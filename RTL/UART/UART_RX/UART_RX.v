==> flow/design.v <==
module UART_RX # (parameter DATA_WIDTH = 8)
(
 input   wire                          CLK,
 input   wire                          RST,
 input   wire                          RX_IN,
 input   wire                          parity_enable,
 input   wire                          parity_type,
 input   wire   [5:0]                  Prescale, 
 output  wire   [DATA_WIDTH-1:0]       P_DATA, 
 output  wire                          data_valid,
 output  wire                          parity_error,
 output  wire                          framing_error
);
wire   [3:0]           bit_count ;
wire   [5:0]           edge_count ;
wire                   edge_bit_en; 
wire                   deser_en; 
wire                   par_chk_en; 
wire                   stp_chk_en; 
wire                   strt_chk_en; 
wire                   strt_glitch;
wire                   sampled_bit;
wire                   dat_samp_en;
uart_rx_fsm # ( .DATA_WIDTH(8)) U0_uart_fsm (
.CLK(CLK),
.RST(RST),
.S_DATA(RX_IN),
.Prescale(Prescale),
.bit_count(bit_count),
.parity_enable(parity_enable),
.edge_count(edge_count), 
.strt_glitch(strt_glitch),
.par_err(parity_error),
.stp_err(framing_error), 
.strt_chk_en(strt_chk_en),
.edge_bit_en(edge_bit_en), 
.deser_en(deser_en), 
.par_chk_en(par_chk_en), 
.stp_chk_en(stp_chk_en),
.dat_samp_en(dat_samp_en),
.data_valid(data_valid)
);
edge_bit_counter U0_edge_bit_counter (
.CLK(CLK),
.RST(RST),
.Prescale(Prescale),
.Enable(edge_bit_en),
.bit_count(bit_count),
.edge_count(edge_count) 
); 
data_sampling U0_data_sampling (
.CLK(CLK),
.RST(RST),
.S_DATA(RX_IN),
.Prescale(Prescale),
.Enable(dat_samp_en),
.edge_count(edge_count),
.sampled_bit(sampled_bit)
);
deserializer # ( .DATA_WIDTH(8)) U0_deserializer (
.CLK(CLK),
.RST(RST),
.Prescale(Prescale),
.sampled_bit(sampled_bit),
.Enable(deser_en),
.edge_count(edge_count), 
.P_DATA(P_DATA)
);
strt_chk U0_strt_chk (
.CLK(CLK),
.RST(RST),
.sampled_bit(sampled_bit),
.Enable(strt_chk_en), 
.strt_glitch(strt_glitch)
);
par_chk # ( .DATA_WIDTH(8)) U0_par_chk (
.CLK(CLK),
.RST(RST),
.parity_type(parity_type),
.sampled_bit(sampled_bit),
.Enable(par_chk_en), 
.P_DATA(P_DATA),
.par_err(parity_error)
);
stp_chk U0_stp_chk (
.CLK(CLK),
.RST(RST),
.sampled_bit(sampled_bit),
.Enable(stp_chk_en), 
.stp_err(framing_error)
);
endmodule
module data_sampling (
 input   wire                  CLK,
 input   wire                  RST,
 input   wire                  S_DATA,
 input   wire   [5:0]          Prescale,
 input   wire   [5:0]          edge_count,
 input   wire                  Enable, 
 output  reg                   sampled_bit
);
reg  [2:0]    Samples ;
wire [4:0]    half_edges ,
              half_edges_p1 ,
			  half_edges_n1 ;
assign 	half_edges    = (Prescale >> 1) - 'b1 ;
assign 	half_edges_p1 =  half_edges + 'b1 ;
assign 	half_edges_n1 =  half_edges - 'b1 ;
always @ (posedge CLK or negedge RST)
 begin
  if(!RST)
   begin
    Samples <= 'b0 ;
   end
  else 
   begin
    if(Enable) 
	 begin
	  if(edge_count == half_edges_n1)
       begin
        Samples[0] <= S_DATA ;
       end	
      else if(edge_count == half_edges)
       begin
        Samples[1] <= S_DATA ;
       end	
      else if(edge_count == half_edges_p1)
       begin
        Samples[2] <= S_DATA ;
       end
     end
    else
     begin
      Samples <= 'b0 ;
     end 
   end	 
 end
always @ (posedge CLK or negedge RST)
 begin
  if(!RST)
   begin
    sampled_bit <= 'b0 ;
   end
  else
   begin
    if(Enable) 
	 begin
      case (Samples)
      3'b000 : begin
                sampled_bit <= 1'b0 ;
               end	
      3'b001 : begin
                sampled_bit <= 1'b0 ;
               end
      3'b010 : begin
                sampled_bit <= 1'b0 ;
               end	
      3'b011 : begin
                sampled_bit <= 1'b1 ;
               end	
      3'b100 : begin
                sampled_bit <= 1'b0 ;
               end
      3'b101 : begin
                sampled_bit <= 1'b1 ;
               end	
      3'b110 : begin
                sampled_bit <= 1'b1 ;
               end
      3'b111 : begin
                sampled_bit <= 1'b1 ;
               end
      endcase
     end
    else
     begin
       sampled_bit <= 1'b0 ;
     end	 
   end
 end 
endmodule
module deserializer # ( parameter DATA_WIDTH = 8 )
(
 input   wire                      CLK,
 input   wire                      RST,
 input   wire                      sampled_bit,
 input   wire                      Enable, 
 input   wire   [5:0]              edge_count, 
 input   wire   [5:0]              Prescale, 
 output  reg    [DATA_WIDTH-1:0]   P_DATA
);
always @ (posedge CLK or negedge RST)
 begin
  if(!RST)
   begin
    P_DATA <= 'b0 ;
   end
  else if(Enable && edge_count == (Prescale - 6'b1))
   begin
    P_DATA <= {sampled_bit,P_DATA[7:1]}	;
   end	
 end
endmodule
module edge_bit_counter 
(
 input   wire                  CLK,
 input   wire                  RST,
 input   wire                  Enable,
 input   wire  [5:0]           Prescale, 
 output  reg   [3:0]           bit_count,
 output  reg   [5:0]           edge_count 
);
wire                           edge_count_done ;
always @ (posedge CLK or negedge RST)
 begin
  if(!RST)
   begin
    edge_count <= 'b0 ;
   end
  else if(Enable)
   begin
    if (edge_count_done)
	 begin
      edge_count <= 'b0 ;
	 end
	else
	 begin
      edge_count <= edge_count + 'b1 ;
	 end	
   end 
  else
   begin
    edge_count <= 'b0 ;
   end   
 end
assign edge_count_done = (edge_count == (Prescale - 6'b1)) ? 1'b1 : 1'b0 ; 
always @ (posedge CLK or negedge RST)
 begin
  if(!RST)
   begin
    bit_count <= 'b0 ;
   end
  else if(Enable)
   begin
    if (edge_count_done)
	 begin
      bit_count <= bit_count + 'b1 ;
	 end
   end 
  else
   begin
    bit_count <= 'b0 ;
   end	
 end 
endmodule
module par_chk # ( parameter DATA_WIDTH = 8 )
(
 input   wire                   CLK,
 input   wire                   RST,
 input   wire                   parity_type, 
 input   wire                   sampled_bit,
 input   wire                   Enable,  
 input   wire  [DATA_WIDTH-1:0] P_DATA,
 output  reg                    par_err
);
reg        parity ;
always @ (*)
  begin
    case(parity_type)
    1'b0 : begin                 
	        parity <= ^P_DATA  ;      
	       end
    1'b1 : begin
	        parity <= ~^P_DATA ;      
	       end		
    endcase       	 
 end 
always @ (posedge CLK or negedge RST)
 begin
  if(!RST)
   begin
    par_err <= 1'b0 ;
   end
  else if(Enable)
   begin
    par_err <= parity ^	sampled_bit ;
   end	
 end
endmodule
module stp_chk (
 input   wire                  CLK,
 input   wire                  RST,
 input   wire                  sampled_bit,
 input   wire                  Enable, 
 output  reg                   stp_err
);
always @ (posedge CLK or negedge RST)
 begin
  if(!RST)
   begin
    stp_err <= 'b0 ;
   end
  else if(Enable)
   begin
    stp_err <= 1'b1 ^ sampled_bit ;
   end
 end
endmodule
module strt_chk (
 input   wire                  CLK,
 input   wire                  RST,
 input   wire                  sampled_bit,
 input   wire                  Enable, 
 output  reg                   strt_glitch
);
always @ (posedge CLK or negedge RST)
 begin
  if(!RST)
   begin
    strt_glitch <= 'b0 ;
   end
  else if(Enable)
   begin
    strt_glitch <= sampled_bit ;
   end
 end
endmodule
module uart_rx_fsm  # ( parameter DATA_WIDTH = 8 ) (
 input   wire                  CLK,
 input   wire                  RST,
 input   wire                  S_DATA,
 input   wire   [5:0]          Prescale,  
 input   wire                  parity_enable, 
 input   wire   [3:0]          bit_count,
 input   wire   [5:0]          edge_count,
 input   wire                  par_err,
 input   wire                  stp_err, 
 input   wire                  strt_glitch,
 output  reg                   strt_chk_en,  
 output  reg                   edge_bit_en, 
 output  reg                   deser_en, 
 output  reg                   par_chk_en, 
 output  reg                   stp_chk_en,
 output  reg                   dat_samp_en,
 output  reg                   data_valid
);
localparam  [2:0]      IDLE     = 3'b000 ,
                       start    = 3'b001 ,
					   data     = 3'b011 ,
					   parity   = 3'b010 ,
					   stop     = 3'b110 ,
					   err_chk  = 3'b111 ;
reg         [2:0]      current_state , 
                       next_state    ;
wire        [5:0]      check_edge , 
                       error_check_edge;                 					   
assign  check_edge = (Prescale - 6'd1) ;
assign  error_check_edge = (Prescale - 6'd2) ;
always @ (posedge CLK or negedge RST)
 begin
  if(!RST)
   begin
    current_state <= IDLE ;
   end
  else
   begin
    current_state <= next_state ;
   end
 end
always @ (*)
 begin
  case(current_state)
  IDLE   : begin
             if(!S_DATA)
			  next_state = start ;
			else
			  next_state = IDLE ; 			
           end
  start  : begin
             if(bit_count == 4'd0 && edge_count == check_edge)
			   begin
			    if(!strt_glitch)                     
				 begin
			      next_state = data ;
                 end
                else 
                 begin
 			      next_state = IDLE ;       
                 end		
               end
			 else
			   begin
			    next_state = start ; 			
               end			  
           end
  data   : begin
             if(bit_count == 4'd8 && edge_count == check_edge)
			   begin
			     if(parity_enable)
				   begin
			        next_state = parity ;
				   end 
                 else
				   begin
			        next_state = stop ;
                   end					
               end
			 else
			   begin
			    next_state = data ; 			
               end			  
           end 
  parity : begin
             if(bit_count == 4'd9 && edge_count == check_edge)
			   begin
			    next_state = stop ; 
               end
			 else
			   begin
			    next_state = parity ; 			
               end			  
            end
  stop    : begin  
			  if(parity_enable)
				begin
				  if(bit_count == 4'd10 && edge_count == error_check_edge)
			        begin
			          next_state = err_chk ; 
                    end
			      else
			        begin
					  next_state = stop ; 			
                   end					   
			    end
              else
                begin
				  if(bit_count == 4'd9 && edge_count == error_check_edge)
			        begin
			          next_state = err_chk ; 
                    end
			      else
			        begin
					  next_state = stop ; 			
                   end	
                end				
            end	
  err_chk : begin
              if(!S_DATA)
			   next_state = start ;
			  else
			   next_state = IDLE ; 									  
            end				  		   
  default: begin
			 next_state = IDLE ; 
           end	
  endcase                 	   
 end 
always @ (*)
 begin
  edge_bit_en = 1'b0 ;
  dat_samp_en = 1'b0 ;  
  deser_en    = 1'b0 ; 
  par_chk_en  = 1'b0 ; 
  stp_chk_en  = 1'b0 ;
  data_valid  = 1'b0 ;
  strt_chk_en = 1'b0 ;
  case(current_state)
  IDLE   : begin
             if(!S_DATA)
			  begin
               edge_bit_en = 1'b1 ; 
               dat_samp_en = 1'b1 ; 			   			   
			   strt_chk_en = 1'b1 ;
               deser_en    = 1'b0 ; 
               par_chk_en  = 1'b0 ; 
               stp_chk_en  = 1'b0 ;	
			  end 
			else
			  begin
			   strt_chk_en = 1'b0 ;
               edge_bit_en = 1'b0 ; 
               deser_en    = 1'b0 ; 
               par_chk_en  = 1'b0 ; 
               stp_chk_en  = 1'b0 ;
               dat_samp_en = 1'b0 ; 			   
			  end  			
           end
  start  : begin
			 strt_chk_en = 1'b1 ;  
             edge_bit_en = 1'b1 ; 
             deser_en    = 1'b0 ; 
             par_chk_en  = 1'b0 ; 
             stp_chk_en  = 1'b0 ;
             dat_samp_en = 1'b1 ;			 
           end
  data   : begin
             edge_bit_en = 1'b1 ; 
             deser_en    = 1'b1 ; 
             par_chk_en  = 1'b0 ; 
             stp_chk_en  = 1'b0 ;
             dat_samp_en = 1'b1 ;			 
           end
  parity : begin
             edge_bit_en = 1'b1 ; 
             deser_en    = 1'b0 ; 
             par_chk_en  = 1'b1 ; 
             stp_chk_en  = 1'b0 ;
             dat_samp_en = 1'b1 ;				 
           end
  stop   : begin
             edge_bit_en = 1'b1 ; 
             deser_en    = 1'b0 ; 
             par_chk_en  = 1'b0 ; 
             stp_chk_en  = 1'b1 ;
             dat_samp_en = 1'b1 ;				 
           end	
  err_chk: begin
             edge_bit_en = 1'b0 ; 
             deser_en    = 1'b0 ; 
             par_chk_en  = 1'b0 ; 
             stp_chk_en  = 1'b0 ;
             dat_samp_en = 1'b1 ;
             if(par_err | stp_err)
			   begin
			    data_valid = 1'b0 ; 
               end
			 else
			   begin
			    data_valid = 1'b1 ; 	    				
               end				 
           end			   
  default: begin
             edge_bit_en = 1'b0 ; 
             deser_en    = 1'b0 ; 
             par_chk_en  = 1'b0 ; 
             stp_chk_en  = 1'b0 ;	
			 data_valid  = 1'b0 ;
             dat_samp_en = 1'b0 ;				 
		   end 
  endcase                 	   
 end 
endmodule
# Reports on UART_RX
# What the tools print for UART_RX, step after step.
# Line numbers count from 1 in the design file above.
# Library cell names are shortened.
# A cell with - has no value.
dict set report design {
  top {UART_RX}
  clock {CLK}
  lib {sky130hd}
  lib_corner {tt_025C_1v80}
}

# Word level
# Counts by Yosys on the flattened word-level netlist (proc, flatten, opt, wreduce; memories kept). Register bits leave out memories and registers merged into their read ports (data or address). Print and check cells are left out.
# Memory sizes are those after Yosys's memory passes, which may raise the word count (mostly to a power of two), join words into wider ones and drop unused or constant bits.
dict set report word_totals {
  mem_bits_ro 8
  n_memories 1
  reg_bits 28
  inputBits 11
  word_cells 92
}
dict set report classes {
  mux 35
  reduce_logical 15
  add_sub_neg 7
  bitwise 4
  n_eq 19
}
# name words width rd write_ports line
set mem_list {}
lappend mem_list {{(no name shown)} 8 1 1 0 148} ;# case (Samples)
# cell n
set op_table {}
lappend op_table {{2-to-1 mux 1 bit} 20}
lappend op_table {{equality test 6 x 5 -> 1 bit} 3}
lappend op_table {{case mux 3 bit (select 5 bit)} 1}
lappend op_table {{2-to-1 mux 3 bit} 5}
lappend op_table {{equality test 4 bit (second input constant)} 3}
lappend op_table {{equality test 6 bit} 2}
lappend op_table {{2-to-1 mux 6 bit} 2}
lappend op_table {{subtractor 5 x 1 -> 5 bit (second input constant)} 2}
lappend op_table {{!= test 2 x 1 -> 1 bit (second input constant)} 4}
lappend op_table {{XNOR reduction 8 bit} 1}
lappend op_table {{parity 8 bit} 1}
lappend op_table {{2-to-1 mux 4 bit} 2}
lappend op_table {{case mux 1 bit (select 2 bit)} 4}
lappend op_table {{logical AND 1 bit} 6}
lappend op_table {{equality test 3 x 2 -> 1 bit (second input constant)} 2}
lappend op_table {{equality test 3 bit (second input constant)} 2}
lappend op_table {{adder 6 x 1 -> 6 bit (second input constant)} 1}
lappend op_table {{subtractor 6 x 1 -> 6 bit (second input constant)} 1}
lappend op_table {{subtractor 6 x 2 -> 6 bit (second input constant)} 1}
lappend op_table {{adder 5 x 1 -> 5 bit (second input constant)} 1}
lappend op_table {{OR reduction 5 bit} 1}
lappend op_table {{!= test 2 bit (second input constant)} 2}
lappend op_table {{adder 4 x 1 -> 4 bit (second input constant)} 1}
lappend op_table {{zero test 4 bit} 1}
lappend op_table {{OR reduction 4 bit} 1}
lappend op_table {{equality test 3 x 1 -> 1 bit (second input constant)} 1}
lappend op_table {{zero test 3 bit} 1}
lappend op_table {{AND reduction 3 bit} 1}
# Other operator kinds: 6; their cells: 7.

# Depth
# Depth = most cells in a row (Yosys ltp): at word level without a register or memory, in the mapped netlist without a sequential cell, where the memories' decode and read muxes count.
dict set report logic_depth {
  depth_word 7
  ABC_AREA 0
  depth_mapped 9
}

# After synthesis
# The flow's flattened synthesis, as Yosys stat reports it; memories are mapped. The netlist is that of the ABC_AREA named above (0 if unset); the other value can give another one.
# The area totals of this step are shown rounded.
# cell n area_total_um2
set by_type {}
lappend by_type {dfrtp_1 30 750.72}
lappend by_type {xnor2_1 20 175.168}
lappend by_type {mux2_2 11 123.869}
lappend by_type {ha_1 9 112.608}
lappend by_type {xor2_1 12 105.101}
lappend by_type {mux2i_1 6 60.058}
lappend by_type {a21oi_1 10 50.048}
lappend by_type {nor3_1 10 50.048}
lappend by_type {o21ai_0 10 50.048}
lappend by_type {nand3_1 9 45.043}
lappend by_type {nor2_1 10 37.536}
lappend by_type {inv_1 9 33.782}
lappend by_type {nand2_1 9 33.782}
lappend by_type {a2111oi_2 2 30.029}
lappend by_type {nor3b_1 4 30.029}
lappend by_type {o31ai_1 4 30.029}
lappend by_type {dfstp_2 1 26.275}
lappend by_type {buf_2 5 25.024}
# Other cell types: 31; their cells: 44.
dict set report synth_totals {
  cells 215
  buf_cells 8
  flip_flops 31
  yosys_area_um2 2100
}
# The figures by module come from a second, unflattened synthesis with its own total; it is not the netlist above.
dict set report hier_totals {
  hier_cells 252
  area_unflattened_um2 2500
}
# Each row is one instance without its submodules.
# module seq_area_um2 area_um2 instances cells
set modules {}
lappend modules {{uart_rx_fsm #(DATA_WIDTH=8)} 150 630 1 73}
lappend modules {edge_bit_counter 250 630 1 65}
lappend modules {data_sampling 100 550 1 63}
lappend modules {{deserializer #(DATA_WIDTH=8)} 200 450 1 35}
lappend modules {{par_chk #(DATA_WIDTH=8)} 25 120 1 11}
lappend modules {strt_chk 25 40 1 2}
lappend modules {stp_chk 25 39 1 3}
lappend modules {UART_RX 0.0 0.0 1 0}

# Worst setup path after synthesis
# OpenSTA on the mapped netlist: ideal clock, no wires. The path of least setup slack (recovery checks aside). Input and output delay are each 20% of the period. Register names are those of the netlist, which keeps one name where synthesis merged equal registers.
dict set report synth_path {
  kind {input to register}
  startpoint {input port Prescale[1]}
  endpoint {register U0_deserializer.P_DATA[0]}
  setup_slack_ns 1.153
  arrival_time_ns 2.583
  tclk_ns 3.86
  input_delay_ns 0.772
  required_time_ns 3.735
  path_delay_ns 1.936
  path_buffers 2
  path_stages 9
  synth_period_reached_ns 2.707
}
# "path_delay_ns" = arrival - input delay + setup time.
# "path_stages": output pins that drive a net of the path, with the launching flip-flop's if there is one; two outputs of one cell count as two.
# "synth_period_reached_ns" = period - worst setup slack (recovery checks aside). The figure is calculated, with input and output delays left at 20% of the set period.
# Between the ends stands the longest chain of elaborated cells between them, by number of cells; it is not shown to be the way that was timed. Of several equally long chains one is given.
# Each line given opens the expression or statement behind the cell; cells for indexed reads and writes are added by Yosys, which also makes memories of some case tables.
dict set report synth_via {
  path_cell_list {buf_2 -> inv_1 -> ha_1 -> or3_2 -> nand3_1 -> mux2_2 -> and3_1 -> buf_2 -> mux2_2}
  elab_chain_cells 3
  cells_between 3
  cone_classes {1 x add/sub; 1 x eq/ne; 1 x reduce/logical}
}
# item line
set synth_rtl {}
lappend synth_rtl {{start: declaration} 8} ;# input   wire   [5:0]                  Prescale,
lappend synth_rtl {{subtractor 6 x 1 -> 6 bit} 198} ;# else if(Enable && edge_count == (Prescale - 6'b1))
lappend synth_rtl {{equality test 6 bit} 198}
lappend synth_rtl {{logical AND 1 bit} 198}
lappend synth_rtl {{end: assignment} 196} ;# P_DATA <= 'b0 ;
lappend synth_rtl {{end: assignment} 200} ;# P_DATA <= {sampled_bit,P_DATA[7:1]} ;
lappend synth_rtl {{end: declaration} 190} ;# output  reg    [DATA_WIDTH-1:0]   P_DATA

# Path in the finished layout
# From the final timing report of record 1: the path of least setup slack in the routed layout; clock arrival at registers is part of the times.
dict set report layout_path {
  kind {input to register}
  startpoint {input port Prescale[2]}
  endpoint {register U0_uart_fsm.current_state}
  path_stages 8
  arrival_time_ns 3.52
  required_time_ns 4.71
  tclk_ns 4.58
  setup_slack_ns 1.19
  path_buffers 1
  input_delay_ns 0.92
}
# An end named without its bit number is one bit of that signal or, where synthesis recoded a state register, one of its new flip-flops.
# Between the ends stands the longest chain of elaborated cells between them, by number of cells; it is not shown to be the way that was timed. Of several equally long chains one is given.
dict set report layout_via {
  path_cell_list {clkdlybuf4s50_1 -> inv_1 -> ha_1 -> nor3b_2 -> and3_1 -> o211ai_1 -> nor3_1 -> o221ai_1}
  elab_chain_cells 6
  cells_between 16
  cone_classes {2 x add/sub; 2 x eq/ne; 7 x mux; 5 x reduce/logical}
}
# item line
set layout_rtl {}
lappend layout_rtl {{start: declaration} 8} ;# input   wire   [5:0]                  Prescale,
lappend layout_rtl {{subtractor 6 x 2 -> 6 bit} 358} ;# assign  error_check_edge = (Prescale - 6'd2) ;
lappend layout_rtl {{equality test 6 bit} 437} ;# if(bit_count == 4'd9 && edge_count == error_check_edge)
lappend layout_rtl {{logical AND 1 bit} 437}
lappend layout_rtl {{2-to-1 mux 1 bit} 437}
lappend layout_rtl {{2-to-1 mux 3 bit} 424} ;# if(parity_enable)
lappend layout_rtl {{case mux 3 bit (select 5 bit)} 372} ;# case(current_state)
lappend layout_rtl {{end: assignment} 363} ;# current_state <= IDLE ;
lappend layout_rtl {{end: assignment} 367} ;# current_state <= next_state ;
lappend layout_rtl {{end: declaration} 353} ;# reg         [2:0]      current_state ,

; Below are 2 stored runs of the flow (Yosys, OpenROAD; platform sky130hd) on UART_RX, each with its settings and what was measured, unordered. Constraints: input delay and output delay 20% of the set period each, output load 0.01 pF.
; "power_total_uw": no workload was simulated; the value follows from the tool's default switching activity.
; Results are given in rounded form.

[record 1: settings]
period_ns = 4.58
CAP_MARGIN = 20
CORE_MARGIN = 2
CORE_UTILIZATION = 40
SLEW_MARGIN = 20
[record 1: results]
final_hold_ws_ns = 0.52
power_total_uw = 920
layout_stdcell_area_um2 = 2500
design.die.area_um2 = 5900
post_synth_area_um2 = 2100
setup_ws_ns = 1.2

[record 2: settings]
period_ns = 4.48
CORE_UTILIZATION = 36
PLACE_DENSITY_LB_ADDON = 0.2
CORE_MARGIN = 4
CELL_PAD_IN_SITES_DETAIL_PLACEMENT = 2
GPL_ROUTABILITY_DRIVEN = 1
CTS_CLUSTER_SIZE = 24
CAP_MARGIN = 5
SLEW_MARGIN = 20
[record 2: results]
final_hold_ws_ns = 0.54
power_total_uw = 1000
layout_stdcell_area_um2 = 2500
design.die.area_um2 = 7200
post_synth_area_um2 = 2100
setup_ws_ns = 0.99
