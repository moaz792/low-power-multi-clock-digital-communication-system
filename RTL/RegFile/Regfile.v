==> flow/design.v <==
module RAM #(parameter MEM_DEPTH=16 , MEM_WIDTH=8, ADDR_WIDTH=4)(
    input  wire                   		       CLK, RST,
    input  wire  [ADDR_WIDTH-1:0]		       Address,
    input  wire                  		       WrE, RdEn,
    input  wire  [MEM_WIDTH-1:0]               WrData,  
    output reg   [MEM_WIDTH-1:0]               RdData,
    output reg                                 RdData_Valid,
    output       [MEM_WIDTH-1:0]               REG0,
    output       [MEM_WIDTH-1:0]               REG1,
    output       [MEM_WIDTH-1:0]               REG2,
    output       [MEM_WIDTH-1:0]               REG3
);
    reg [MEM_WIDTH-1:0] Reg_File [MEM_DEPTH-1:0];        
    assign REG0 = Reg_File[0];  
    assign REG1 = Reg_File[1];  
    assign REG2 = Reg_File[2];  
    assign REG3 = Reg_File[3];  
    always @(posedge CLK or negedge RST) 
	  begin
        if (!RST) 
		  begin
            Reg_File[0] <= 'b0;
            Reg_File[1] <= 'b0;
            Reg_File[2] <= 'b10000000;  
            Reg_File[3] <= 'b00000001;  
            Reg_File[4] <= 'b0;
            Reg_File[5] <= 'b0;
            Reg_File[6] <= 'b0;
            Reg_File[7] <= 'b0;
            Reg_File[8] <= 'b0;
            Reg_File[9] <= 'b0;
            Reg_File[10] <= 'b0;
            Reg_File[11] <= 'b0;
            Reg_File[12] <= 'b0;
            Reg_File[13] <= 'b0;
            Reg_File[14] <= 'b0;
            Reg_File[15] <= 'b0;
            RdData<='b0;
            RdData_Valid<='b0;
		  end
        else 
        begin
		  if (WrE&(~RdEn))
          begin
          Reg_File[Address]<=WrData;
          RdData_Valid<=0;
          end
         else if (RdEn&(~WrE))
          begin
          RdData<=Reg_File[Address];
          RdData_Valid<=1;
          end
        end
       end
endmodule
Reports on RAM
Tool output for the design above, in the order of the flow.
Line numbers count from 1 in the design file above.
Library cell names are shortened.
A cell with - has no value.

design
  top module = RAM
  clock port = CLK
  library = sky130hd
  library corner = tt_025C_1v80

Word level
Counts by Yosys on the flattened word-level netlist (proc, flatten, opt, wreduce). Print and check cells are left out. Cells with the same type and inputs are merged into one.

storage and ports
  register bits after elaboration = 137
  bits of input ports = 16
  cells after elaboration = 60

operators by class
  eq/ne operators = 15
  multiplexer cells = 3
  bitwise logic cells = 5
  reductions and logical operators = 19

operators with widths
  kind                                            count
  case mux 8 bit (select 16 bit)                  1
  AND reduction 2 bit                             17
  == test 4 bit (second input constant)           8
  == test 4 x 3 -> 1 bit (second input constant)  4
  == test 4 x 2 -> 1 bit (second input constant)  2
  == test 4 x 1 -> 1 bit (second input constant)  1
  zero test 4 bit                                 1
  inverter 1 bit                                  3
  bitwise AND 1 bit                               2
  nonzero test 2 bit                              1
  two-way mux 1 bit                               2

Depth
Longest topological path by Yosys (ltp), each cell counted once; first at word level (registers and memories cut), then after technology mapping (sequential cells cut; the memories' decode and read muxes count).

logic depth
  word-level depth = 4
  ABC_AREA = 0
  depth in mapped cells = 8

Synthesis result
The flow's flattened synthesis, as Yosys stat reports it; memories are mapped. The netlist is that of the ABC_AREA named above (0 if unset); the other value can give another one.

cells by type
  type       count  total area (µm²)
  dfrtp_1    135    3378.24
  mux2_2     118    1.33E+03
  a22oi_1    31     232.723
  mux2_4     8      120.115
  o22ai_1    19     118.864
  a22o_1     13     113.859
  nor2b_1    12     75.072
  a221o_1    7      70.067
  nor2_4     6      67.565
  buf_2      11     55.053
  o21ai_0    11     55.053
  dfstp_2    2      52.55
  a21oi_1    10     50.048
  nand3_2    5      50.048
  buf_4      6      45.043
  a2111oi_0  5      43.792
  nor2_1     11     41.29
  a211oi_1   5      37.536

Other cell types: 26; their cells: 68.

synthesis totals
  standard cells after synthesis = 483
  mapped area = 6376.1 µm²
  sequential area = 3430.8 µm²
  mapped flip-flops = 137
  buffer cells = 30

Path before layout
Path of least setup slack by OpenSTA after synthesis, without wires, with an ideal clock, recovery checks aside; 20% of the period is set as input and as output delay. Where synthesis merged equal registers, the netlist keeps one of their names.

path after synthesis
  kind = input to register
  from = in RdEn
  to = reg Reg_File[3][2]
  period = 2.58 ns
  setup time = 0.125 ns
  arrival time = 1.817 ns
  data required time = 2.455 ns
  slack = 0.638 ns
  path delay = 1.426 ns
  driving pins on the path = 7
  path buffers = 2
  synthesis period reached = 1.942 ns

"path delay" = arrival - input delay + setup time.
"driving pins on the path" counts driving pins, that of a launching flip-flop among them; a cell with two outputs on the path counts twice.
"synthesis period reached" is the clock period less the worst setup slack; recovery checks do not enter. This is arithmetic on one report: input and output delays are still those of the set period (20% each).
The rows between start and end are the longest chain of elaborated cells between them; the timing report does not say that the signal goes this way. Where chains are equally long, one stands for them.
A line is the first line of the expression or statement that the cell stems from. Yosys adds cells for indexed reads and writes and turns some case tables into memories.

between the ends, after synthesis
  cells stage by stage = inv_1 -> ha_1 -> buf_2 -> nand3_2 -> or3_1 -> buf_2 -> mux2_4
  length of the longest elaborated chain = 3
  elaborated cells between the ends (all ways) = 3
  those cells by class = logic (2); reduce/logical (1)

RTL lines, path after synthesis
  what                 line  RTL
  start, declared      4     input wire WrE, RdEn,
  inverter 1 bit       43    if (WrE&(~RdEn))
  bitwise AND 1 bit    43
  AND reduction 2 bit  -
  end, assigned        25    Reg_File[3] <= 'b00000001;
  end, assigned        45    Reg_File[Address]<=WrData;
  end, declared        13    reg [MEM_WIDTH-1:0] Reg_File [MEM_DEPTH-1:0];

Worst path after layout
Path of least setup slack in the final report of run 1 (OpenROAD, finished layout, wires in). Where an end is a register, its clock arrival counts in the times.

path after layout
  kind = input to register
  from = in Address[0]
  to = reg RdData[6]
  period = 2.66 ns
  setup time = 0.14 ns
  arrival time = 2.68 ns
  data required time = 2.93 ns
  slack = 0.25 ns
  driving pins on the path = 6
  path buffers = 2

The rows between start and end are the longest chain of elaborated cells between them; the timing report does not say that the signal goes this way. Where chains are equally long, one stands for them.

between the ends, after layout
  cells stage by stage = clkdlybuf4s50_1 -> buf_4 -> nor3b_2 -> a22o_1 -> a2111oi_0 -> a21oi_1
  length of the longest elaborated chain = 2
  elaborated cells between the ends (all ways) = 17
  those cells by class = eq/ne (15); mux (1); reduce/logical (1)

RTL lines, path after layout
  what                            line  RTL
  start, declared                 3     input wire [ADDR_WIDTH-1:0] Address,
  == test 4 bit                   50    RdData<=Reg_File[Address];
  case mux 8 bit (select 16 bit)  50
  end, assigned                   38    RdData<='b0;
  end, assigned                   50
  end, declared                   6     output reg   [MEM_WIDTH-1:0]               RdData,

--- measured runs ---
Design RAM on sky130hd. What follows are 2 stored runs of the flow, each under its own settings; their order means nothing. The constraints put input and output delay at 20% of the set period each and load the outputs with 0.01 pF.
"achieved clock period (ns)" means the clock period less the worst setup slack. The figure is calculated, with input and output delays left at 20% of the set period.
"worst setup path time (ns)" is the time allowed to the run's worst setup path (the clock period less input and output delay, where it has them) less its slack. Clock arrival times count: a late capture clock shortens it, a late launch clock lengthens it.
"finish__power__total" rests on the timing tool's default activity at the inputs, not on a simulated workload.

settings of run 1
{
  "period_ns": 2.66,
  "CORE_UTILIZATION": 34,
  "PLACE_DENSITY_LB_ADDON": 0.23,
  "CORE_MARGIN": 8,
  "CELL_PAD_IN_SITES_GLOBAL_PLACEMENT": 2,
  "CELL_PAD_IN_SITES_DETAIL_PLACEMENT": 0,
  "GPL_ROUTABILITY_DRIVEN": 1,
  "CTS_CLUSTER_SIZE": 65,
  "CTS_CLUSTER_DIAMETER": 93,
  "CAP_MARGIN": 5,
  "MIN_ROUTING_LAYER": "met1",
  "SLEW_MARGIN": 20
}
report of run 1
yosys chip area after synthesis (um^2): 6376.1
finish__design__die__area: 23390.6
finish__design__instance__area__stdcell: 7993.9
finish__design__instance__utilization: 0.4302
finish__timing__setup__ws: 0.249
finish__timing__setup__tns: 0.000
finish__timing__hold__ws: 0.123
finish__power__total: 6.326e-03
achieved clock period (ns): 2.411
worst setup path time (ns): 1.88
worst setup path kind: input to register

settings of run 2
{
  "period_ns": 1.46,
  "CORE_UTILIZATION": 45,
  "SETUP_SLACK_MARGIN": 0.18,
  "PLACE_DENSITY": 0.47,
  "CORE_ASPECT_RATIO": 1.98,
  "CELL_PAD_IN_SITES_DETAIL_PLACEMENT": 2,
  "CTS_CLUSTER_SIZE": 43,
  "CTS_CLUSTER_DIAMETER": 397,
  "MIN_ROUTING_LAYER": "met2",
  "MAX_ROUTING_LAYER": "met4",
  "CAP_MARGIN": 20,
  "CORE_MARGIN": 2,
  "SLEW_MARGIN": 20
}
report of run 2: did not finish, cts, DPL-0033
--- end ---
